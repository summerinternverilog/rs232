==> flow/design.v <==
`timescale 1ns / 1ps
module BaudRateGenerator(
    input clk,
	 input rst,
	 input [14:0] baudRate,
    output reg baud
    );
reg [14:0] counter;
initial 
	begin
		counter = 0;
	end
always @(posedge clk, negedge rst)
	begin
		if(!rst)
			begin
				counter = 0;
			end
		else
			begin
				if(clk)
					begin
						counter = counter + 1;
						if(counter==baudRate)
							begin
								baud = 1;
								counter = 15'b000000000000000;
							end
						else
							baud = 0;
					end
			end
		end
endmodule
---- Reports on BaudRateGenerator ----
The steps from the RTL of BaudRateGenerator to its reports follow in flow order.
Lines are those of the file above, counted from 1.
Operators: Yosys type, input widths -> output width; for muxes data width and select width s.
Library cell names are shortened.
Not given: n/a
inputs
  design top .............................. BaudRateGenerator
  clock ................................... clk
  cell library ............................ sky130hd
  timing corner ........................... tt_025C_1v80

---- Word-level counts ----
Source: Yosys, flattened and elaborated, memories not mapped. Widths are those after wreduce; folded enables and synchronous resets count as part of the registers. Registers that Yosys merges into a memory's read port (data or address) are not register bits. Print and check cells do not count. Equal cells are merged and count once.
word-level totals
  register bits after elaboration ......... 16
  bits of input ports ..................... 17
  output and inout port bits .............. 1
  elaborated cells ........................ 6
cells by class
  add/subtract/negate cells ............... 1
  equal/unequal tests ..................... 1
  mux-type cells .......................... 2
operator list
  operator               number
  $add 15x1->15 const B  1
  $eq 15x15->1           1
  $mux 15                1
  $mux 1                 1

---- Logic depth ----
Depth = most cells in a row (Yosys ltp): at word level without a register or memory, in the mapped netlist without a sequential cell, where the memories' decode and read muxes count.
depth
  depth after elaboration ................. 3
  ABC_AREA ................................ 0
  depth in mapped cells ................... 8
  depth with buffers taken out ............ 7

---- Mapped cells and area ----
The flow's flattened synthesis, as Yosys stat reports it; memories are mapped. The netlist is that of the ABC_AREA named above (0 if unset); the other value can give another one.
The area totals of this step are shown rounded.
synthesis totals
  cells in the netlist .................... 150
  synthesis area .......................... 1400 um^2
  sequential area ......................... 410 um^2
  mapped flip-flops ....................... 16
  buffers ................................. 8
cells by type
  cell       number  total area (um^2)
  dfrtp_1    15      375.36
  xnor2_1    20      175.168
  a21oi_2    10      87.584
  xnor3_1    2       45.043
  xor2_1     5       43.792
  nand2_1    11      41.29
  nand3_1    7       35.034
  nor2_1     9       33.782
  nand2b_1   5       31.28
  edfxtp_1   1       30.029
  xor2_4     1       27.526
  o2111ai_1  3       26.275
  a21oi_1    5       25.024
  nor4_1     4       25.024
  buf_4      3       22.522
  a31oi_4    1       21.27
  nand4_4    1       21.27
  buf_12     1       20.019
Other cell types: 31; their cells: 46.

---- Path before layout ----
Source: OpenSTA report_checks on the synthesized netlist (no wires, ideal clock, input and output delay 20% of the period each), path of least setup slack; recovery checks are left aside. Register names are those of the netlist, which keeps one name where synthesis merged equal registers.
path post-synthesis
  kind .................................... reg-to-reg
  start point ............................. reg counter[0]
  end point ............................... reg counter[2]
  clock period ............................ 2.31 ns
  setup time .............................. 0.130 ns
  launch time at the first pin ............ 0.000 ns
  data arrival time ....................... 2.181 ns
  required time ........................... 2.180 ns
  slack ................................... -0.001 ns
  path delay .............................. 2.311 ns
  stages .................................. 9
  path buffers ............................ 1
  synthesis period reached ................ 2.311 ns
"path delay" = arrival - input delay + setup time.
"stages" counts driving pins, that of a launching flip-flop among them; a cell with two outputs on the path counts twice.
"synthesis period reached" = period - worst setup slack (recovery checks aside). The figure is calculated, with input and output delays left at 20% of the set period.
The rows between start and end are the longest chain of elaborated cells between them; the timing report does not say that the signal goes this way. Where chains are equally long, one stands for them.
Each line given opens the expression or statement behind the cell; cells for indexed reads and writes are added by Yosys, which also makes memories of some case tables.
At most two assigning lines are given for a register; there are more.
between the ends, post-synthesis
  path through ............................ dfrtp_1 -> ha_1 -> nand4_4 -> nor4_1 -> xnor2_1 -> o2111ai_1 -> nor3_1 -> buf_4 -> a21oi_2
  length of the longest elaborated chain .. 3
  elaborated cells on any way between the ends .. 3
  RTL lines with such cells ............... 2
  classes of those cells .................. add/sub (1); eq/ne (1); mux (1)
RTL lines, path post-synthesis
  what             line  RTL
  start, declared  8     reg [14:0] counter;
  start, assigned  17    counter = 0;
  start, assigned  23    counter = counter + 1;
  $add 15x1->15    23
  $eq 15x15->1     24    if(counter==baudRate)
  $mux 15          24
  end, assigned    23
  end, assigned    27    counter = 15'b000000000000000;
  end, declared    8

---- Timing after layout ----
Path of least setup slack in the final report of entry A (OpenROAD, finished layout, wires in). Where an end is a register, its clock arrival counts in the times.
path after layout
  kind .................................... reg-to-reg
  start point ............................. reg counter[1]
  end point ............................... reg counter[1]
  clock period ............................ 2.8 ns
  setup time .............................. 0.10 ns
  launch time at the first pin ............ 0.29 ns
  data arrival time ....................... 2.65 ns
  required time ........................... 2.99 ns
  slack ................................... 0.34 ns
  stages .................................. 9
  path buffers ............................ 1
The rows between start and end are the longest chain of elaborated cells between them; the timing report does not say that the signal goes this way. Where chains are equally long, one stands for them.
At most two assigning lines are given for a register; there are more.
between the ends, after layout
  path through ............................ dfrtp_1 -> ha_1 -> nand4_4 -> nor4_1 -> xnor2_1 -> o2111ai_1 -> nor3_2 -> buf_4 -> a21boi_1
  length of the longest elaborated chain .. 3
  elaborated cells on any way between the ends .. 3
  RTL lines with such cells ............... 2
  classes of those cells .................. add/sub (1); eq/ne (1); mux (1)
RTL lines, path after layout
  what             line  RTL
  start, declared  8     reg [14:0] counter;
  start, assigned  17    counter = 0;
  start, assigned  23    counter = counter + 1;
  $add 15x1->15    23
  $eq 15x15->1     24    if(counter==baudRate)
  $mux 15          24
  end, assigned    23
  end, assigned    27    counter = 15'b000000000000000;
  end, declared    8

FLOW RESULTS
============

Design BaudRateGenerator on sky130hd. What follows are 2 stored runs of the flow, each under its own settings; their order means nothing. The constraints put input and output delay at 20% of the set period each and load the outputs with 0.01 pF.
By "time used up by the worst setup path" is meant the share of the clock period that the worst setup path is allowed (20% is reserved at inputs, 20% at outputs), minus its slack. Clock arrival times at its registers enter into it.
"power consumption": no workload was simulated; the value follows from the tool's default switching activity.
The results are shown rounded.

---- entry A ----
settings
  period_ns = 2.8
  CORE_UTILIZATION = 53
  CAP_MARGIN = 20
  CORE_MARGIN = 2
  SLEW_MARGIN = 20
results
  chip area in the Yosys report ........... 1400 um^2
  area inside the die boundary ............ 3200 um^2
  standard-cell area after routing ........ 1700 um^2
  worst setup slack after layout .......... 0.34 ns
  power consumption ....................... 0.64 mW
  time used up by the worst setup path .... 2.46 ns
  critical path type ...................... reg-to-reg

---- entry B ----
settings
  period_ns = 4.95
  CORE_UTILIZATION = 22
  SETUP_SLACK_MARGIN = 0.8
  PLACE_DENSITY = 0.54
  HOLD_SLACK_MARGIN = -0.05
  CORE_ASPECT_RATIO = 0.74
  GPL_TIMING_DRIVEN = 1
  GPL_ROUTABILITY_DRIVEN = 0
  CTS_CLUSTER_DIAMETER = 197
  MIN_ROUTING_LAYER = met1
  MAX_ROUTING_LAYER = met4
  CAP_MARGIN = 20
  CORE_MARGIN = 2
  SLEW_MARGIN = 20
results
  chip area in the Yosys report ........... 1400 um^2
  area inside the die boundary ............ 7200 um^2
  standard-cell area after routing ........ 1700 um^2
  worst setup slack after layout .......... 1.8 ns
  power consumption ....................... 0.38 mW
  time used up by the worst setup path .... 2.13 ns
  critical path type ...................... input-to-reg
